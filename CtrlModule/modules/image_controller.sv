==> flow/design.v <==
module image_controller 
(
	input						clk_i,
	input						reset_i,
	input			[31:0]	sd_lba,
	input			[ 1:0]	sd_rd, 
	input			[ 1:0]	sd_wr, 
	output reg				sd_ack,
	output reg 	[ 8:0]	sd_buff_addr,
	output reg 	[ 7:0]	sd_buff_dout,
	input			[ 7:0]	sd_buff_din,
	output reg				sd_buff_wr,
	output reg 	[19:0]	sram_addr_o,
	input			[ 7:0]	sram_data_i,
	output		[ 7:0]	sram_data_o,
	output               sram_we_o
);
typedef enum
{
		IDLE,
		P0,
		R1,
		R2,
		R3,
		R4,
		R5,
		W1,
		W2,
		W3
} states_t;
states_t state_s ;
reg [19:0] sram_addr_s;
reg [16:0] sd_addr;
assign	sd_buff_addr = sram_addr_s[8:0];
assign	sram_addr_o = sram_addr_s; 
	always @(posedge clk_i)
	begin
		 	if (reset_i)
			begin
					state_s <= P0;
					sd_ack <= 1'b0;
					sd_buff_wr <= 1'b0;
			end
			else
			begin
					case (state_s)
						IDLE: state_s <= IDLE;
						 P0:
							 begin
									if ( sd_rd[0] )
									begin
										sd_ack <= 1'b1;
										state_s <= R1;																		
										sd_addr = sd_lba[16:0];  
										sram_addr_s[19:9] =  sd_addr[10:0];
										sram_addr_s[8:0] = 9'b000000000;
									end
									if ( sd_wr[0] )
									begin
										sd_ack <= 1'b1;
										state_s <= W1;																		
										sd_addr = sd_lba[16:0];  
										sram_addr_s[19:9] =  sd_addr[10:0];
										sram_addr_s[8:0] = 9'b000000000;						
									end
							end
						R1:
							begin
									sd_buff_dout<= sram_data_i;
									state_s <= R2;
							end	
						R2:
							begin			
									sd_buff_wr <= 1'b1;
									state_s <= R3;
							end	
						R3:	
							begin		
									sd_buff_wr <= 1'b0;
									state_s <= R4;
							end	
						R4:
							begin
									sram_addr_s <= sram_addr_s + 1;
									if (sram_addr_s[8:0] != 9'b111111111)
										state_s <= R1;
									else
										state_s <= R5;
							end
						R5:
							begin
									sd_ack <= 1'b0;
									state_s <= P0;
							end		
						W1:
							begin
									sram_data_o <= sd_buff_din;
									sram_we_o   <= 1'b1;
									state_s <= W2;
							end	
						W2:
							begin
									sram_addr_s <= sram_addr_s + 1;
									sram_we_o   <= 1'b0;
									if (sram_addr_s[8:0] != 9'b111111111)
										state_s <= W1;
									else
										state_s <= W3;		
							end
						W3:
							begin
									sd_ack <= 1'b0;
									state_s <= P0;
							end		
					endcase;
			end
	end
endmodule
## From RTL to reports: image_controller

Tool output for the design above, in the order of the flow.
Lines are those of the file above, counted from 1.
Operators carry their Yosys type and port widths (W data, S select, Z words).
Cell names lack the library's common part.
Not given: n/a

| design | value |
|---|---|
| design top | image_controller |
| clock | clk_i |
| library | sky130hd |
| timing corner | tt_025C_1v80 |

## Word-level counts

Source: Yosys, flattened and elaborated, memories not mapped. Widths are those after wreduce. Registers that Yosys merges into a memory's read port (data or address) are not register bits. Print and check cells do not count. Equal cells are merged and count once.

| operators by class | value |
|---|---|
| multiplexer cells | 15 |
| reduce/logical cells | 14 |
| equality and inequality tests | 11 |
| add/sub/neg operators | 1 |
| bitwise logic cells | 1 |

Operators by type and width:

| cell | count |
|---|---|
| $pmux W32 S9 | 1 |
| $eq A32 B3 Y1 const B | 4 |
| $eq A32 B2 Y1 const B | 2 |
| $eq A32 B4 Y1 const B | 2 |
| $mux W32 | 2 |
| $pmux W20 S2 | 1 |
| $eq A32 B1 Y1 const B | 1 |
| $logic_not A32 Y1 | 1 |
| $mux W11 | 2 |
| $add A20 B1 Y20 const B | 1 |
| $mux W9 | 2 |
| $reduce_and A2 Y1 | 5 |
| $ne A9 B9 Y1 const B | 1 |
| $reduce_bool A9 Y1 | 1 |
| $reduce_bool A2 Y1 | 4 |
| $pmux W1 S2 | 3 |
| $reduce_or A2 Y1 | 2 |
| $mux W4 | 1 |
| $ne A3 B3 Y1 const B | 1 |
| $reduce_and A3 Y1 | 1 |
| $mux W3 | 1 |
| $mux W1 | 2 |
| $not A1 Y1 | 1 |

| bit counts | value |
|---|---|
| output and inout bits | 48 |
| input bits | 54 |
| elaborated cells | 49 |
| flip-flop bits (word level) | 71 |

## Longest topological paths

Yosys ltp: most cells in a row. Word level: on the elaborated netlist, between registers, memories and ports. Mapped: between sequential cells and ports; inverters and the memories' decode and read muxes count.

| logic depth | value |
|---|---|
| depth after elaboration | 4 |
| ABC_AREA | 0 |
| mapped depth | 7 |
| mapped depth without buffers | 7 |

## Mapped cells and area

Source: synth_stat.txt of the flow (Yosys; design flattened, memories mapped). It holds for the ABC_AREA given above (unset counts as 0); a run with the other value may have another netlist.
The area totals of this step are shown rounded.

Cell types:

| type | count | area in all (µm²) |
|---|---|---|
| edfxtp_1 | 37 | 1.11E+03 |
| dfxtp_1 | 11 | 220.211 |
| nor2_1 | 19 | 71.318 |
| buf_4 | 9 | 67.565 |
| xnor2_1 | 5 | 43.792 |
| a31oi_1 | 6 | 37.536 |
| nand2_1 | 10 | 37.536 |
| or4_1 | 5 | 37.536 |
| o21ai_0 | 7 | 35.034 |
| xor2_1 | 4 | 35.034 |
| nand3_1 | 6 | 30.029 |
| o31ai_1 | 4 | 30.029 |
| ha_1 | 2 | 25.024 |
| nor2b_1 | 4 | 25.024 |
| or3_1 | 4 | 25.024 |
| a21oi_1 | 4 | 20.019 |
| nand2_8 | 1 | 20.019 |
| nor3_1 | 4 | 20.019 |

Not listed: further types 21, cells in them 33.

| synthesis totals | value |
|---|---|
| cells in the netlist | 175 |
| buffer cells | 15 |
| chip area (Yosys) | 2100 µm² |
| mapped flip-flops | 48 |
| sequential part of the area | 1330 µm² |

## Path before layout

Source: OpenSTA report_checks on the synthesized netlist (no wires, ideal clock, input and output delay 20% of the period each), path of least setup slack; recovery checks are left aside. Register names are those of the netlist, which keeps one name where synthesis merged equal registers.

| timing after synthesis | value |
|---|---|
| path kind | input -> register |
| start point | in reset_i |
| end point | reg sram_addr_s[0] |
| driving pins on the path | 2 |
| data required time | 2.218 ns |
| library setup time | 0.422 ns |
| clock period | 2.64 ns |
| launch time at the first pin | 0.528 ns |
| arrival time | 2.177 ns |
| setup slack | 0.041 ns |
| path delay | 2.071 ns |
| input delay | 0.528 ns |
| buffers on the path | 1 |
| period reached after synthesis | 2.599 ns |

"path delay" is the arrival time less input delay plus setup time.
"driving pins on the path": output pins that drive a net of the path, with the launching flip-flop's if there is one; two outputs of one cell count as two.
"period reached after synthesis" = period - worst setup slack (recovery checks aside). The figure is calculated, with input and output delays left at 20% of the set period.
Between the ends stands the longest chain of elaborated cells between them, by number of cells; it is not shown to be the way that was timed. Of several equally long chains one is given.
A line is the first line of the expression or statement that the cell stems from. Yosys adds cells for indexed reads and writes and turns some case tables into memories.
At most two assigning lines are given for a register; there are more.

| on the way, after synthesis | value |
|---|---|
| cell sequence | clkbuf_1 -> nor3_1 |
| cells in the longest elaborated chain | 2 |
| elaborated cells on any way between the ends | 2 |
| source lines of those cells | 0 |
| those cells by class | logic: 1; reduce/logical: 1 |

Ends and longest elaborated chain, after synthesis:

| what | RTL line | text |
|---|---|---|
| start, declared | 4 | `input reset_i,` |
| $not A1 Y1 | n/a |  |
| $reduce_and A3 Y1 | n/a |  |
| end, assigned | 84 | `sram_addr_s <= sram_addr_s + 1;` |
| end, assigned | 103 | `sram_addr_s <= sram_addr_s + 1;` |
| end, declared | 32 | `reg [19:0] sram_addr_s;` |

## Worst path after layout

From the final timing report of flow run A: the path of least setup slack in the routed layout; clock arrival at registers is part of the times.

| timing post-layout | value |
|---|---|
| path kind | register -> output |
| start point | reg sram_addr_s[12] |
| end point | out sram_addr_o[12] |
| clock period | 3.98 ns |
| external output delay | 0.80 ns |
| data required time | 3.18 ns |
| driving pins on the path | 2 |
| arrival time | 1.42 ns |
| launch time at the first pin | 0.30 ns |
| setup slack | 1.76 ns |
| buffers on the path | 1 |

At most two assigning lines are given for a register; there are more.

| on the way, post-layout | value |
|---|---|
| cell sequence | edfxtp_1 -> clkdlybuf4s50_1 |
| cells in the longest elaborated chain | 0 |
| elaborated cells on any way between the ends | 0 |
| source lines of those cells | 0 |

Ends and longest elaborated chain, post-layout:

| what | RTL line | text |
|---|---|---|
| start, declared | 32 | `reg [19:0] sram_addr_s;` |
| start, assigned | 55 | `sram_addr_s[19:9] = sd_addr[10:0];` |
| start, assigned | 63 | `sram_addr_s[19:9] = sd_addr[10:0];` |
| end, declared | 13 | `output reg [19:0] sram_addr_o,` |

Subject: flow runs of image_controller

Hi,

image_controller through Yosys and OpenROAD on sky130hd: 2 stored runs, unordered, with their settings and measured results. The constraints put input and output delay at 20% of the set period each and load the outputs with 0.01 pF.
"achieved period": clock period set for the run, less the worst setup slack. It is reckoned from that one timing run; input and output delays stay at 20% of the period that was set.
"critical path time" is the time allowed to the run's worst setup path (the clock period less input and output delay, where it has them) less its slack. Clock arrival times count: a late capture clock shortens it, a late launch clock lengthens it.
"power consumption" rests on the timing tool's default activity at the inputs, not on a simulated workload.
The measured numbers are rounded.
Among the settings, -- means not set for that run.
A result given as -- is not shown for that run.

| setting or result | flow run A | flow run B |
|---|---|---|
| period_ns | 3.98 | 2.88 |
| CAP_MARGIN | 20 | 5 |
| CORE_MARGIN | 2 | 2 |
| CORE_UTILIZATION | 40 | 51 |
| SLEW_MARGIN | 20 | 20 |
| SETUP_SLACK_MARGIN | -- | -0.28 |
| PLACE_DENSITY | -- | 0.92 |
| CORE_ASPECT_RATIO | -- | 0.81 |
| CELL_PAD_IN_SITES_DETAIL_PLACEMENT | -- | 1 |
| TNS_END_PERCENT | -- | 25 |
| GPL_TIMING_DRIVEN | -- | 0 |
| GPL_ROUTABILITY_DRIVEN | -- | 1 |
| CTS_CLUSTER_SIZE | -- | 58 |
| CTS_CLUSTER_DIAMETER | -- | 177 |
| MIN_ROUTING_LAYER | -- | met2 |
| MAX_ROUTING_LAYER | -- | met4 |
| chip area in the Yosys report (µm²) | 2100 | -- |
| full die area (µm²) | 5840 | -- |
| standard-cell area after routing (µm²) | 3000 | -- |
| utilization after layout (%) | 59.1 | -- |
| worst setup slack after layout (ns) | 1.76 | -- |
| summed negative setup slack (ns) | 0.000 | -- |
| lowest hold slack (ns) | 0.410 | -- |
| power consumption (mW) | 1.06 | -- |
| achieved period (ns) | 2.220 | -- |
| critical path time (ns) | 1.42 | -- |
| kind of the worst setup path | register -> output | -- |

Flow run B: not finished: placement ended with error DPL-0033

Regards
