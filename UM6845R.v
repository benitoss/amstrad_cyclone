==> flow/design.v <==
module UM6845R
(
	input            CLOCK,
	input            CLKEN,
	input            nRESET,
	input            CRTC_TYPE,
	input            ENABLE,
	input            nCS,
	input            R_nW,
	input            RS,
	input      [7:0] DI,
	output reg [7:0] DO,
	output reg       VSYNC,
	output reg       HSYNC,
	output           DE,
	output           FIELD,
	output           CURSOR,
	output    [13:0] MA,
	output     [4:0] RA
);
assign FIELD = ~field & interlace[0];
assign MA = row_addr + hcc;
assign RA = line | (field & interlace[0]);
assign DE = de[R8_skew & ~{2{CRTC_TYPE}}];
reg [7:0] R0_h_total;
reg [7:0] R1_h_displayed;
reg [7:0] R2_h_sync_pos;
reg [3:0] R3_v_sync_width;
reg [3:0] R3_h_sync_width;
reg [6:0] R4_v_total;
reg [4:0] R5_v_total_adj;
reg [6:0] R6_v_displayed;
reg [6:0] R7_v_sync_pos;
reg [1:0] R8_skew;
reg [1:0] R8_interlace;
reg [4:0] R9_v_max_line;
reg [1:0] R10_cursor_mode;
reg [4:0] R10_cursor_start;
reg [4:0] R11_cursor_end;
reg [5:0] R12_start_addr_h;
reg [7:0] R13_start_addr_l;
reg [5:0] R14_cursor_h;
reg [7:0] R15_cursor_l;
reg [4:0] addr;
always @(*) begin
	DO = 8'hFF;
	if (ENABLE & ~nCS) begin
		if (RS) begin
			case (addr)
				10: DO = {R10_cursor_mode, R10_cursor_start};
				11: DO = R11_cursor_end;
				12: DO = CRTC_TYPE ? 8'h00 : R12_start_addr_h;
				13: DO = CRTC_TYPE ? 8'h00 : R13_start_addr_l;
				14: DO = R14_cursor_h;
				15: DO = R15_cursor_l;
				31: DO = CRTC_TYPE ? 8'hFF : 8'h00;
			 default: DO = 0;
			endcase
		end
		else if(CRTC_TYPE) begin
			DO = vde ? 8'h00 : 8'h20;  
		end
	end
end
always @(posedge CLOCK) begin
	if (ENABLE & ~nCS & ~R_nW) begin
		if (~RS) addr <= DI[4:0];
		else begin
			case (addr)
				00: R0_h_total <= DI;
				01: R1_h_displayed <= DI;
				02: R2_h_sync_pos <= DI;
				03: {R3_v_sync_width,R3_h_sync_width} <= DI;
				04: R4_v_total <= DI[6:0];
				05: R5_v_total_adj <= DI[4:0];
				06: R6_v_displayed <= DI[6:0];
				07: R7_v_sync_pos <= DI[6:0];
				08: {R8_skew, R8_interlace} <= {DI[5:4],DI[1:0]};
				09: R9_v_max_line <= DI[4:0];
				10: {R10_cursor_mode,R10_cursor_start} <= DI[6:0];
				11: R11_cursor_end <= DI[4:0];
				12: R12_start_addr_h <= DI[5:0];
				13: R13_start_addr_l <= DI[7:0];
				14: R14_cursor_h <= DI[5:0];
				15: R15_cursor_l <= DI[7:0];
			endcase
		end
	end
end
wire [4:0] interlace = &R8_interlace[1:0];
reg        in_adj;
reg  [7:0] hcc;
wire       hcc_last  = (hcc == R0_h_total) && (CRTC_TYPE || R0_h_total);  
wire [7:0] hcc_next  = hcc_last ? 8'h00 : hcc + 1'd1;
reg  [4:0] line;
wire [4:0] line_max  = (in_adj ? R5_v_total_adj-1'd1 : R9_v_max_line) & ~interlace;
wire       line_last = (line == line_max) || !line_max;
wire [4:0] line_next = (line_last ? 5'd0 : line + 1'd1 + interlace) & ~interlace;
wire       line_new  = hcc_last;
reg  [6:0] row;
wire       row_last  = (row == R4_v_total) || !R4_v_total;
wire [6:0] row_next  = (row_last & ~frame_adj) ? 7'd0 : row + 1'd1;
wire       row_new   = line_new & line_last;
wire       frame_adj = row_last && ~in_adj && R5_v_total_adj;
wire       frame_new = row_new & (row_last | in_adj) & ~frame_adj;
reg  field;
always @(posedge CLOCK) begin
	if(~nRESET) begin
		hcc    <= 0;
		line   <= 0;
		row    <= 0;
		in_adj <= 0;
		field  <= 0;
	end
	else if(CLKEN) begin
		hcc <= hcc_next;
		if(line_new) line <= line_next;
		if(row_new) begin
			if(frame_adj) in_adj <= 1;
			else if(frame_new) begin
				in_adj <= 0;
				row <= 0;
				field <= ~field & R8_interlace[0];
			end
			else row <= row_next;
		end
	end
end
wire CRTC1_reload =  CRTC_TYPE & ~line_last & !row & !hcc_next;  
wire CRTC0_reload = ~CRTC_TYPE & line_new & !R4_v_total & !R9_v_max_line;
reg  [13:0] row_addr;
always @(posedge CLOCK) begin
	if(CLKEN) begin
		if(hcc_next == R1_h_displayed && line_last) row_addr <= row_addr + R1_h_displayed;
		if(frame_new | CRTC0_reload | CRTC1_reload) row_addr <= {R12_start_addr_h, R13_start_addr_l};
	end
end
reg hde;
always @(posedge CLOCK) begin
	reg [3:0] hsc;
	if(~nRESET) begin
		hsc    <= 0;
		hde    <= 0;
		HSYNC  <= 0;
	end
	else if (CLKEN) begin
		if(line_new)                   hde <= 1;
		if(hcc_next == R1_h_displayed) hde <= 0;
		if(hsc) hsc <= hsc - 1'd1;
		else if (hcc_next == R2_h_sync_pos) begin
			if(R3_h_sync_width) begin
				HSYNC <= 1;
				hsc <= R3_h_sync_width - 1'd1;
			end
		end
		else HSYNC <= 0;
	end
end
reg vde;
always @(posedge CLOCK) begin
	reg  [3:0] vsc;
	reg        vsync_allow;
	if (ENABLE & ~nCS & ~R_nW & addr == 5'd07) vsync_allow <= 1;
	if(~nRESET) begin
		vsc    <= 0;
		vde    <= 0;
		VSYNC  <= 0;
		vsync_allow <= 1;
	end
	else if (CLKEN) begin
		if(row_new) begin
			if((frame_new & row !=0) | row_next != row) vsync_allow <= 1;
			if(frame_new)                  vde <= 1;
			if(row_next == R6_v_displayed) vde <= 0;
		end
		if(field ? (hcc_next == {1'b0, R0_h_total[7:1]}) : line_new) begin
			if(vsc) vsc <= vsc - 1'd1;
			else if (vsync_allow & (field ? (row == R7_v_sync_pos && !line) : (row_next == R7_v_sync_pos && line_last))) begin
				VSYNC <= 1;
				vsync_allow <= 0;
				vsc <= (CRTC_TYPE ? 4'd0 : R3_v_sync_width) - 1'd1;
			end
			else VSYNC <= 0;
		end
	end
end
wire [3:0] de = {1'b0, dde[1:0], hde & vde & |R6_v_displayed};
reg  [1:0] dde;
always @(posedge CLOCK) if (CLKEN) dde <= {dde[0],de[0]};
reg cursor_line;
assign CURSOR = hde & vde & MA == {R14_cursor_h, R15_cursor_l} & cursor_line;
always @(posedge CLOCK) begin
	if(~nRESET) begin
		cursor_line <= 0;
	end
	else if (CLKEN) begin
		if (line == R10_cursor_start)
			cursor_line <= 1;
		else if (line == R11_cursor_end)
			cursor_line <= 0;
		end
	end
endmodule
* Step by step through the tools: UM6845R
What the tools print for UM6845R, step after step. Line numbers count from 1 in the design file above. Operators: Yosys type, input widths -> output width; for muxes data width and select width s. Library cell names are shortened. The mark - stands for no value.
Inputs: top UM6845R, clock port CLOCK, standard-cell library sky130hd, timing corner tt_025C_1v80

* Word-level counts
Yosys after proc, flatten, opt, wreduce and memory -nomap, before mapping. Memory bits, and registers merged into a memory's read port (data or address), are not among the register bits. Print and check cells are not counted.
Word-level totals: register bits 164, input port bits 16, output and inout bits 32, cells after elaboration 219
Operators by class: $add $sub $neg 11, equality and inequality tests 30, shifts and indexed selects 1, mux-type cells 41, bitwise operators 42, reduce/logical cells 59
Operators by type and width (number):
- $reduce_and 3->1 | 23
- $pmux 8 s7 | 1
- $mux 8 | 6
- $eq 5x4->1 const B | 8
- $add 14x8->14 | 2
- $eq 7x7->1 | 4
- $mux 14 | 2
- $eq 8x8->1 | 3
- $mux 4 | 6
- $and 1x1->1 | 22
- $eq 5x3->1 const B | 4
- $logic_not 5->1 | 4
- $mux 1 | 20
- $reduce_bool 2->1 | 8
- $sub 4x1->4 const B | 4
- $eq 5x5->1 | 3
- $eq 14x14->1 | 1
- $logic_not 7->1 | 2
- $mux 7 | 2
- $reduce_and 2->1 | 6
- $reduce_bool 4->1 | 3
- $mux 6 | 2
- $not 1->1 | 10
- $eq 5x2->1 const B | 2
- $and 5x5->5 | 2
- $mux 5 | 2
- $logic_or 1x8->1 | 1
- $add 8x1->8 const B | 1
Other operator kinds: 22; their cells: 30.

* Depth
Depth = most cells in a row (Yosys ltp): at word level without a register or memory, in the mapped netlist without a sequential cell, where the memories' decode and read muxes count.
Logic depth: word-level depth 16, ABC_AREA 0, depth in mapped cells 11, depth with buffers taken out 11

* After synthesis
The flow's flattened synthesis, as Yosys stat reports it; memories are mapped. The netlist is that of the ABC_AREA named above (0 if unset); the other value can give another one.
Cell types (number):
- edfxtp_1 | 128
- dfxtp_1 | 36
- xnor2_1 | 51
- xor2_1 | 48
- ha_1 | 24
- nor2_1 | 79
- nand2_1 | 74
- a21oi_1 | 39
- nand3_1 | 33
- xnor3_1 | 7
- o21ai_0 | 31
- nor3_1 | 27
- inv_1 | 28
- nor4_1 | 16
- nor2b_1 | 15
- mux2_1 | 8
- buf_4 | 10
- nand2b_1 | 12
Other cell types: 77; their cells: 240.
Synthesis totals: cells in the netlist 906, cell area after synthesis 9618.0 sq um, sequential area 4564.4 sq um, flip-flop cells 164, buffer cells 44

* Timing after synthesis
Path of least setup slack by OpenSTA after synthesis, without wires, with an ideal clock, recovery checks aside; 20% of the period is set as input and as output delay. Where synthesis merged equal registers, the netlist keeps one of their names.
Timing path after synthesis: path type reg2out, from register row_addr[0], to output CURSOR, clock period 5.21 ns, time at the first pin 0.000 ns, arrival time 2.777 ns, setup slack 1.391 ns, path delay 2.777 ns, stages on the path 11, buffers on the path 0, synthesis period reached 3.819 ns
"path delay" = arrival - input delay + setup time. At an output port there is no setup time. "stages on the path" counts driving pins, that of a launching flip-flop among them; a cell with two outputs on the path counts twice. "synthesis period reached" = period - worst setup slack (recovery checks aside). The figure is calculated, with input and output delays left at 20% of the set period. Between the ends stands the longest chain of elaborated cells between them, by number of cells; it is not shown to be the way that was timed. Of several equally long chains one is given. Each line given opens the expression or statement behind the cell; cells for indexed reads and writes are added by Yosys, which also makes memories of some case tables.
On the way, after synthesis: cell sequence edfxtp_1 -> ha_1 -> fa_1 -> a21o_1 -> a221o_1 -> o41a_1 -> nand3_1 -> xnor2_1 -> xnor2_1 -> nand4_1 -> nor4_1, cells in the longest elaborated chain 4, elaborated cells between the ends (all ways) 4, source lines of those cells 2, classes of those cells add/sub (1); eq/ne (1); logic (2)
Ends and longest elaborated chain, after synthesis:
- start, declared | RTL line 131 | reg  [13:0] row_addr;
- start, assigned | RTL line 134 | if(hcc_next == R1_h_displayed && line_last) row_addr <= row_addr + R1_h_displayed;
- start, assigned | RTL line 135 | if(frame_new | CRTC0_reload | CRTC1_reload) row_addr <= {R12_start_addr_h, R13_start_addr_l};
- $add 14x8->14 | RTL line 22 | assign MA = row_addr + hcc;
- $eq 14x14->1 | RTL line 191 | assign CURSOR = hde & vde & MA == {R14_cursor_h, R15_cursor_l} & cursor_line;
- $and 1x1->1 x2 | RTL line 191
- end, declared | RTL line 17 | output CURSOR,
Some nets on the timed path still bear RTL names; the line given drives or declares the net.
Named nets, after synthesis (RTL line):
- MA[12] | 22

* Worst path after layout
Path of least setup slack in the final report of entry A (OpenROAD, finished layout, wires in). Where an end is a register, its clock arrival counts in the times.
Timing path after layout: path type reg2out, from register row_addr[0], to output CURSOR, clock period 4.38 ns, time at the first pin 0.43 ns, arrival time 3.32 ns, setup slack 0.18 ns, stages on the path 12, buffers on the path 1
Between the ends stands the longest chain of elaborated cells between them, by number of cells; it is not shown to be the way that was timed. Of several equally long chains one is given.
On the way, after layout: cell sequence edfxtp_1 -> ha_1 -> fa_1 -> a21o_1 -> a221o_1 -> o41a_1 -> nand3_1 -> xnor2_1 -> xnor2_1 -> nand4_1 -> nor4_2 -> clkbuf_2, cells in the longest elaborated chain 4, elaborated cells between the ends (all ways) 4, source lines of those cells 2, classes of those cells add/sub (1); eq/ne (1); logic (2)
Ends and longest elaborated chain, after layout:
- start, declared | RTL line 131 | reg  [13:0] row_addr;
- start, assigned | RTL line 134 | if(hcc_next == R1_h_displayed && line_last) row_addr <= row_addr + R1_h_displayed;
- start, assigned | RTL line 135 | if(frame_new | CRTC0_reload | CRTC1_reload) row_addr <= {R12_start_addr_h, R13_start_addr_l};
- $add 14x8->14 | RTL line 22 | assign MA = row_addr + hcc;
- $eq 14x14->1 | RTL line 191 | assign CURSOR = hde & vde & MA == {R14_cursor_h, R15_cursor_l} & cursor_line;
- $and 1x1->1 x2 | RTL line 191
- end, declared | RTL line 17 | output CURSOR,

==> results <==
Settings and measured results of 2 stored flow runs for module UM6845R (sky130hd), not sorted in any way. The constraints put input and output delay at 20% of the set period each and load the outputs with 0.01 pF.
By "clock period achieved" is meant the clock period of the run minus its worst setup slack. This is arithmetic on one report: input and output delays are still those of the set period (20% each).
By "time of the worst setup path" is meant the share of the clock period that the worst setup path is allowed (20% is reserved at inputs, 20% at outputs), minus its slack. Clock arrival times at its registers enter into it.
By "total power after layout" is meant OpenSTA's value without simulated activity: inputs other than the clock are taken to toggle once in ten clock periods, and the tool carries that through the logic.

[entry A] flow files
==> flow/run.sh <==
#!/bin/bash
# the make line also repeats the synthesis and layout settings of config.mk as NAME=value (left out here)
make -C /OpenROAD-flow-scripts/flow DESIGN_CONFIG=/design/flow/config.mk WORK_HOME=/design/flow/orfs CLKGATE_MAP_FILE= finish
==> flow/config.mk <==
export PLATFORM = sky130hd
export DESIGN_NAME = UM6845R
export DESIGN_NICKNAME = UM6845R
export VERILOG_FILES = /design/flow/design.v
export SDC_FILE = /design/flow/constraint.sdc
export NUM_CORES = 4
export LEC_CHECK = 0
export ABC_AREA = 0
export CAP_MARGIN = 35
export CORE_MARGIN = 8
export CORE_UTILIZATION = 54
export MAX_ROUTING_LAYER = met4
export PLACE_DENSITY_LB_ADDON = 0.29
export SLEW_MARGIN = 20
==> flow/constraint.sdc <==
create_clock -name core_clock -period 4.38 [get_ports {CLOCK}]
set_input_delay 0.8760 -clock core_clock [delete_from_list [all_inputs] [get_ports {CLOCK}]]
set_output_delay 0.8760 -clock core_clock [all_outputs]
set_load 0.01 [all_outputs]

[entry A] result: Yosys chip area after synthesis 9,618.0 sq um; die outline area 22,338.3 sq um; standard-cell area of the final layout 10,911.7 sq um; final design utilization 0.616; lowest setup slack 0.183 ns; total negative slack 0.000 ns; post-route worst hold slack 0.484 ns; total power after layout 0.003324 W; clock period achieved 4.197 ns; time of the worst setup path 3.32 ns; class of the worst setup path reg2out

[entry B] flow files
==> flow/run.sh <==
#!/bin/bash
# the make line also repeats the synthesis and layout settings of config.mk as NAME=value (left out here)
make -C /OpenROAD-flow-scripts/flow DESIGN_CONFIG=/design/flow/config.mk WORK_HOME=/design/flow/orfs CLKGATE_MAP_FILE= finish
==> flow/config.mk <==
export PLATFORM = sky130hd
export DESIGN_NAME = UM6845R
export DESIGN_NICKNAME = UM6845R
export VERILOG_FILES = /design/flow/design.v
export SDC_FILE = /design/flow/constraint.sdc
export NUM_CORES = 4
export LEC_CHECK = 0
export CAP_MARGIN = 20
export CELL_PAD_IN_SITES_GLOBAL_PLACEMENT = 1
export CORE_MARGIN = 3
export CORE_UTILIZATION = 63
export PLACE_DENSITY_LB_ADDON = 0.06
export SLEW_MARGIN = 0
==> flow/constraint.sdc <==
create_clock -name core_clock -period 4.58 [get_ports {CLOCK}]
set_input_delay 0.9160 -clock core_clock [delete_from_list [all_inputs] [get_ports {CLOCK}]]
set_output_delay 0.9160 -clock core_clock [all_outputs]
set_load 0.01 [all_outputs]

[entry B] result: Yosys chip area after synthesis 9,618.0 sq um; die outline area 16,785.8 sq um; standard-cell area of the final layout 10,852.9 sq um; final design utilization 0.736; lowest setup slack 0.138 ns; total negative slack 0.000 ns; post-route worst hold slack 0.463 ns; total power after layout 0.003204 W; clock period achieved 4.442 ns; time of the worst setup path 3.53 ns; class of the worst setup path reg2out
