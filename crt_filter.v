==> flow/design.v <==
module crt_filter
(
	input      CLK,
	input      CE_4,
	input      HSYNC_I,
	input      VSYNC_I,
	output reg HSYNC_O,
	output reg VSYNC_O,
	output reg HBLANK,
	output reg VBLANK,
	output     SHIFT
);
wire resync = 1;
reg hs4,shift;
assign SHIFT = shift ^ hs4;
reg hsync, no_hsync;
always @(posedge CLK) begin
	reg [15:0] dcnt;
	reg [10:0] hsz, hcnt;
	reg old_vsync, old_hsync;
	reg no_hsync_next;
	if(CE_4) begin
		if(&dcnt) no_hsync_next <= 1; else dcnt <= dcnt + 1'd1;
		old_hsync <= HSYNC_I;
		if(~old_hsync & HSYNC_I) begin
			dcnt <= 0;
			if(no_hsync && !hsz) begin
				hsz <= dcnt[10:0];
				hsync <= 1;
				hcnt <= 0;
			end
		end
		if(no_hsync && hsz) begin
			hcnt <= hcnt + 1'd1;
			if(hcnt == 13) hsync <= 0;
			if(hcnt == hsz) begin
				hsync <= 1;
				hcnt <= 0;
			end
		end
		old_vsync <= VSYNC_I;
		if(~old_vsync & VSYNC_I) begin
			no_hsync <= no_hsync_next;
			no_hsync_next <= 0;
			hsz <= 0;
		end
	end
end
wire hsync_i = no_hsync ? hsync : HSYNC_I;
always @(posedge CLK) begin
	reg       old_hsync;
	reg       old_vsync,old_vs;
	reg [8:0] hSyncCount;
	reg [9:0] hSyncCount2x;
	reg [8:0] hSyncSize;
	reg       hSyncReg;
	reg [3:0] vSyncCount;
	reg [1:0] syncs;
	reg [8:0] vSyncFlt;
	localparam HFLT_SZ = 50*4;
	localparam VFLT_SZ = 260;
	if(CE_4) begin
		old_hsync <= hsync_i;
		if(resync) begin
			if(~&hSyncCount) hSyncCount = hSyncCount + 1'd1;
			if(~old_hsync & hsync_i) old_vs <= VSYNC_I;
			if((~old_vs & VSYNC_I & ~old_hsync & hsync_i) || (hSyncCount >= hSyncSize)) begin
				hSyncCount = 0;
				if(~old_hsync & hsync_i) hSyncReg <= 1;
			end
			if(~&hSyncCount2x) hSyncCount2x = hSyncCount2x + 1'd1;
			if(~old_hsync & hsync_i) begin
				if(~VSYNC_I & ~&syncs) syncs = syncs + 1'd1;
				if(VSYNC_I) {syncs,hSyncCount2x} = 0;
				if(syncs == 2) hSyncSize <= hSyncCount2x[9:1];
			end
		end
		else begin
			if(hSyncCount < HFLT_SZ) hSyncCount = hSyncCount + 1'd1;
			else if(~old_hsync & hsync_i) begin
				hSyncCount = 0;
				hSyncReg <= 1;
			end
		end
		if(old_hsync & ~hsync_i & hSyncReg) begin
			hSyncReg <= 0;
			if(hSyncCount > 7*4) hs4 <= 0;
			if((hSyncCount >= 4*4-1) && (hSyncCount < 6*4-1)) begin
				if(hSyncCount == 4*4-1) hs4 <= 1;
				shift <= 1;
			end
		end
		if(hSyncCount == 2*4) begin
			HSYNC_O <= 1;
			shift <= 0;
			old_vsync <= VSYNC_I;
			if(~&vSyncFlt) vSyncFlt <= vSyncFlt + 1'd1;
			if(VSYNC_I) begin
				if(~old_vsync && (vSyncFlt > VFLT_SZ)) begin
					vSyncCount = 0;
					vSyncFlt <= 0;
				end
				else if(~&vSyncCount) vSyncCount = vSyncCount + 1'd1;
			end
			if(vSyncCount == 1) VSYNC_O <= 1;
			if(!vSyncCount || (vSyncCount == 3)) VSYNC_O <= 0;
		end
		if(~VSYNC_I) VSYNC_O <= 0;
		if(hSyncCount == 6*4) HSYNC_O <= 0;
	end
end
always @(posedge CLK) begin
	localparam  BEGIN_VBORDER = 4 * 8 - 2;
	localparam  END_VBORDER = 37 * 8 + 6;
	localparam  BEGIN_HBORDER = 49;
	localparam  END_HBORDER = 241;
	reg old_vs;
	reg old_hs;
	reg [8:0] vborder;
	reg [8:0] hborder;
	if (CE_4) begin
		if(~&hborder) hborder <= hborder + 1'd1;
		old_hs <= HSYNC_O;
		if (~old_hs & HSYNC_O) begin
			hborder <= 0;
			HBLANK <= 1;
			if(~&vborder) vborder <= vborder + 1'd1;
			old_vs <= VSYNC_O;
			if(~old_vs & VSYNC_O) begin
				vborder <= 0;
				VBLANK <= 1;
			end
		end
		if(hborder == BEGIN_HBORDER) begin
			HBLANK <= 0;
			if(vborder == BEGIN_VBORDER) VBLANK <= 0;
		end
		if(hborder == END_HBORDER) begin
			HBLANK <= 1;
			if(vborder == END_VBORDER) VBLANK <= 1;
		end
	end
end
endmodule
* Step by step through the tools: crt_filter
Tool output for the design above, in the order of the flow. Lines are those of the file above, counted from 1. Operators: Yosys type, input widths -> output width; for muxes data width and select width s. Cell names lack the library's common part. A cell with n/a has no value.
Inputs: design top crt_filter, clock CLK, cell library sky130hd, corner tt_025C_1v80

* After elaboration
Counts by Yosys on the flattened word-level netlist (proc, flatten, opt, wreduce; memories kept). Register bits leave out memories and registers merged into their read ports (data or address). Print and check cells are left out. Cells with the same type and inputs are merged into one.
Bit counts: bits in registers 116, output and inout port bits 5, bits of input ports 4, elaborated cells 179
Operators by class: reduce/logical cells 45, mux-type cells 54, $lt $le $gt $ge 5, equal/unequal tests 17, add/sub/neg operators 9, bitwise gates (word level) 21
Operators by type and width (number):
- $mux 9 | 9
- $mux 11 | 6
- $add 9x1->9 const B | 4
- $reduce_and 9->1 | 4
- $mux 10 | 3
- $mux 1 | 26
- $reduce_and 2->1 | 11
- $reduce_and 3->1 | 7
- $reduce_bool 2->1 | 10
- $mux 4 | 5
- $eq 9x4->1 const B | 2
- $eq 9x5->1 const B | 2
- $add 16x1->16 const B | 1
- $reduce_and 16->1 | 1
- $mux 16 | 1
- $and 1x1->1 | 11
- $logic_and 1x11->1 | 1
- $add 11x1->11 const B | 1
- $eq 11x11->1 | 1
- $eq 11x4->1 const B | 1
- $logic_not 11->1 | 1
- $add 10x1->10 const B | 1
- $reduce_and 10->1 | 1
- $not 1->1 | 9
- $ge 9x4->1 const B | 1
- $gt 9x5->1 const B | 1
- $lt 9x5->1 const B | 1
- $eq 9x6->1 const B | 1
Other operator kinds: 19; their cells: 28.

* Longest topological paths
Depth = most cells in a row (Yosys ltp): at word level without a register or memory, in the mapped netlist without a sequential cell, where the memories' decode and read muxes count.
Depth: depth after elaboration 14, ABC_AREA 0, gate-level depth with buffers 14, mapped depth without buffers 12

* Mapped cells and area
Source: synth_stat.txt of the flow (Yosys; design flattened, memories mapped). It holds for the ABC_AREA given above (unset counts as 0); a run with the other value may have another netlist. The area totals of this step are shown rounded.
Cell types:
- edfxtp_1 | number 116, area in all 3.48E+03 um^2
- xor2_1 | number 40, area in all 350.336 um^2
- nor2_1 | number 93, area in all 349.085 um^2
- ha_1 | number 24, area in all 300.288 um^2
- a21oi_1 | number 35, area in all 175.168 um^2
- nand3_1 | number 35, area in all 175.168 um^2
- xnor2_1 | number 16, area in all 140.134 um^2
- nand2_1 | number 37, area in all 138.883 um^2
- o21ai_0 | number 23, area in all 115.11 um^2
- nand4_1 | number 18, area in all 112.608 um^2
- inv_1 | number 24, area in all 90.086 um^2
- and3_1 | number 14, area in all 87.584 um^2
- nor2b_1 | number 14, area in all 87.584 um^2
- and2_1 | number 13, area in all 81.328 um^2
- nor3_1 | number 12, area in all 60.058 um^2
- nand2b_1 | number 9, area in all 56.304 um^2
- nor4_1 | number 9, area in all 56.304 um^2
- or3_1 | number 9, area in all 56.304 um^2
Other cell types: 35; their cells: 63.
Synthesis totals: flip-flop cells 116, mapped area 0.006401 mm^2, cells in the netlist 604, buffer cells 18, sequential area 0.003483 mm^2

* Path before layout
OpenSTA on the mapped netlist: ideal clock, no wires. The path of least setup slack (recovery checks aside). Input and output delay are each 20% of the period. Register names are those of the netlist, which keeps one name where synthesis merged equal registers.
Timing path post-synthesis: path kind flip-flop to flip-flop, start point reg (no name shown), end point reg (no name shown), setup slack 361 ps, setup time 384 ps, required time 3346 ps, arrival time 2984 ps, buffers on the path 1, time at the first pin 0 ps, path delay 3368 ps, driving pins on the path 13, clock period 3730 ps, synthesis period reached 3369 ps
"path delay" is the arrival time less input delay plus setup time. "driving pins on the path": output pins that drive a net of the path, with the launching flip-flop's if there is one; two outputs of one cell count as two. "synthesis period reached" is the clock period less the worst setup slack; recovery checks do not enter. This is arithmetic on one report: input and output delays are still those of the set period (20% each).
On the way, post-synthesis: path through edfxtp_1 -> ha_1 -> buf_2 -> and4_1 -> a21oi_1 -> a21oi_1 -> ha_1 -> a211oi_1 -> nor2_1 -> nor2_1 -> nand3_1 -> nand2b_2 -> nor2_1
Chain of elaborated cells between the ends: none given.

* Worst path after layout
Path of least setup slack in the final report of run 1 (OpenROAD, finished layout, wires in). Where an end is a register, its clock arrival counts in the times. The path's times are printed in steps of 10 ps; the period is the one set.
Timing path after layout: path kind flip-flop to flip-flop, start point reg (no name shown), end point reg HSYNC_O, buffers on the path 1, clock period 3300 ps, driving pins on the path 12, setup slack 170 ps, required time 3560 ps, setup time 260 ps, time at the first pin 520 ps, arrival time 3390 ps
On the way, after layout: path through edfxtp_1 -> buf_4 -> and4_4 -> a41oi_1 -> a31oi_2 -> ha_1 -> o21ai_0 -> nor2_1 -> nor2_1 -> nand3_2 -> nand2b_4 -> or4b_1
Ends and longest elaborated chain, after layout:
- end: assignment | line 94 | HSYNC_O <= 1;
- end: assignment | line 109 | if(hSyncCount == 6*4) HSYNC_O <= 0;
- end: declaration | line 7 | output reg HSYNC_O,
Chain of elaborated cells between the ends: none given.

Wiki page: crt_filter / flow data

Measured data: module crt_filter, platform sky130hd, 2 stored runs of the flow under differing settings, order arbitrary. Input and output delays are each 20% of the period that was set; the output load is 0.01 pF.
"clock period reached": clock period set for the run, less the worst setup slack. It is reckoned from that one timing run; input and output delays stay at 20% of the period that was set.
By "time on the worst setup path" is meant the share of the clock period that the worst setup path is allowed (20% is reserved at inputs, 20% at outputs), minus its slack. Clock arrival times at its registers enter into it.
"total power after layout" is the tool's figure for a default switching activity; nothing was simulated.
"time on the worst setup path" is given in steps of 10 ps.
Values from the reports are rounded here.

[run 1] flow files
==> flow/run.sh <==
#!/bin/bash
# the make line also repeats the synthesis and layout settings of config.mk as NAME=value (left out here)
make -C /OpenROAD-flow-scripts/flow DESIGN_CONFIG=/design/flow/config.mk WORK_HOME=/design/flow/orfs CLKGATE_MAP_FILE= finish
==> flow/config.mk <==
export PLATFORM = sky130hd
export DESIGN_NAME = crt_filter
export DESIGN_NICKNAME = crt_filter
export VERILOG_FILES = /design/flow/design.v
export SDC_FILE = /design/flow/constraint.sdc
export NUM_CORES = 4
export LEC_CHECK = 0
export CAP_MARGIN = 20
export CORE_MARGIN = 2
export CORE_UTILIZATION = 70
export CTS_CLUSTER_DIAMETER = 285
export CTS_CLUSTER_SIZE = 51
export GPL_ROUTABILITY_DRIVEN = 0
export GPL_TIMING_DRIVEN = 0
export MAX_ROUTING_LAYER = met5
export PLACE_DENSITY_LB_ADDON = 0.04
export SETUP_SLACK_MARGIN = 0.06
export SLEW_MARGIN = 20
==> flow/constraint.sdc <==
create_clock -name core_clock -period 3.3 [get_ports {CLK}]
set_input_delay 0.6600 -clock core_clock [delete_from_list [all_inputs] [get_ports {CLK}]]
set_output_delay 0.6600 -clock core_clock [all_outputs]
set_load 0.01 [all_outputs]

[run 1] result: time on the worst setup path 3130 ps; type of the worst setup path flip-flop to flip-flop; die footprint 0.009925 mm^2; post-route utilization 0.835; post-route setup TNS 0 ps; post-route worst hold slack 428 ps; total power after layout 3972 µW; synthesis area 0.006401 mm^2; clock period reached 3134 ps; standard-cell area after layout 0.007355 mm^2; setup slack of the critical path 166 ps

[run 2] flow files
==> flow/run.sh <==
#!/bin/bash
# the make line also repeats the synthesis and layout settings of config.mk as NAME=value (left out here)
make -C /OpenROAD-flow-scripts/flow DESIGN_CONFIG=/design/flow/config.mk WORK_HOME=/design/flow/orfs CLKGATE_MAP_FILE= finish
==> flow/config.mk <==
export PLATFORM = sky130hd
export DESIGN_NAME = crt_filter
export DESIGN_NICKNAME = crt_filter
export VERILOG_FILES = /design/flow/design.v
export SDC_FILE = /design/flow/constraint.sdc
export NUM_CORES = 4
export LEC_CHECK = 0
export CAP_MARGIN = 40
export CORE_ASPECT_RATIO = 0.55
export CORE_MARGIN = 2
export CORE_UTILIZATION = 23
export GPL_ROUTABILITY_DRIVEN = 0
export MAX_ROUTING_LAYER = met4
export PLACE_DENSITY_LB_ADDON = 0.01
export SLEW_MARGIN = 20
==> flow/constraint.sdc <==
create_clock -name core_clock -period 2.71 [get_ports {CLK}]
set_input_delay 0.5420 -clock core_clock [delete_from_list [all_inputs] [get_ports {CLK}]]
set_output_delay 0.5420 -clock core_clock [all_outputs]
set_load 0.01 [all_outputs]

[run 2] result: time on the worst setup path 2840 ps; type of the worst setup path flip-flop to flip-flop; die footprint 0.02924 mm^2; post-route utilization 0.294; post-route setup TNS -1615 ps; post-route worst hold slack 419 ps; total power after layout 4756 µW; synthesis area 0.006401 mm^2; clock period reached 2842 ps; standard-cell area after layout 0.008071 mm^2; setup slack of the critical path -132 ps
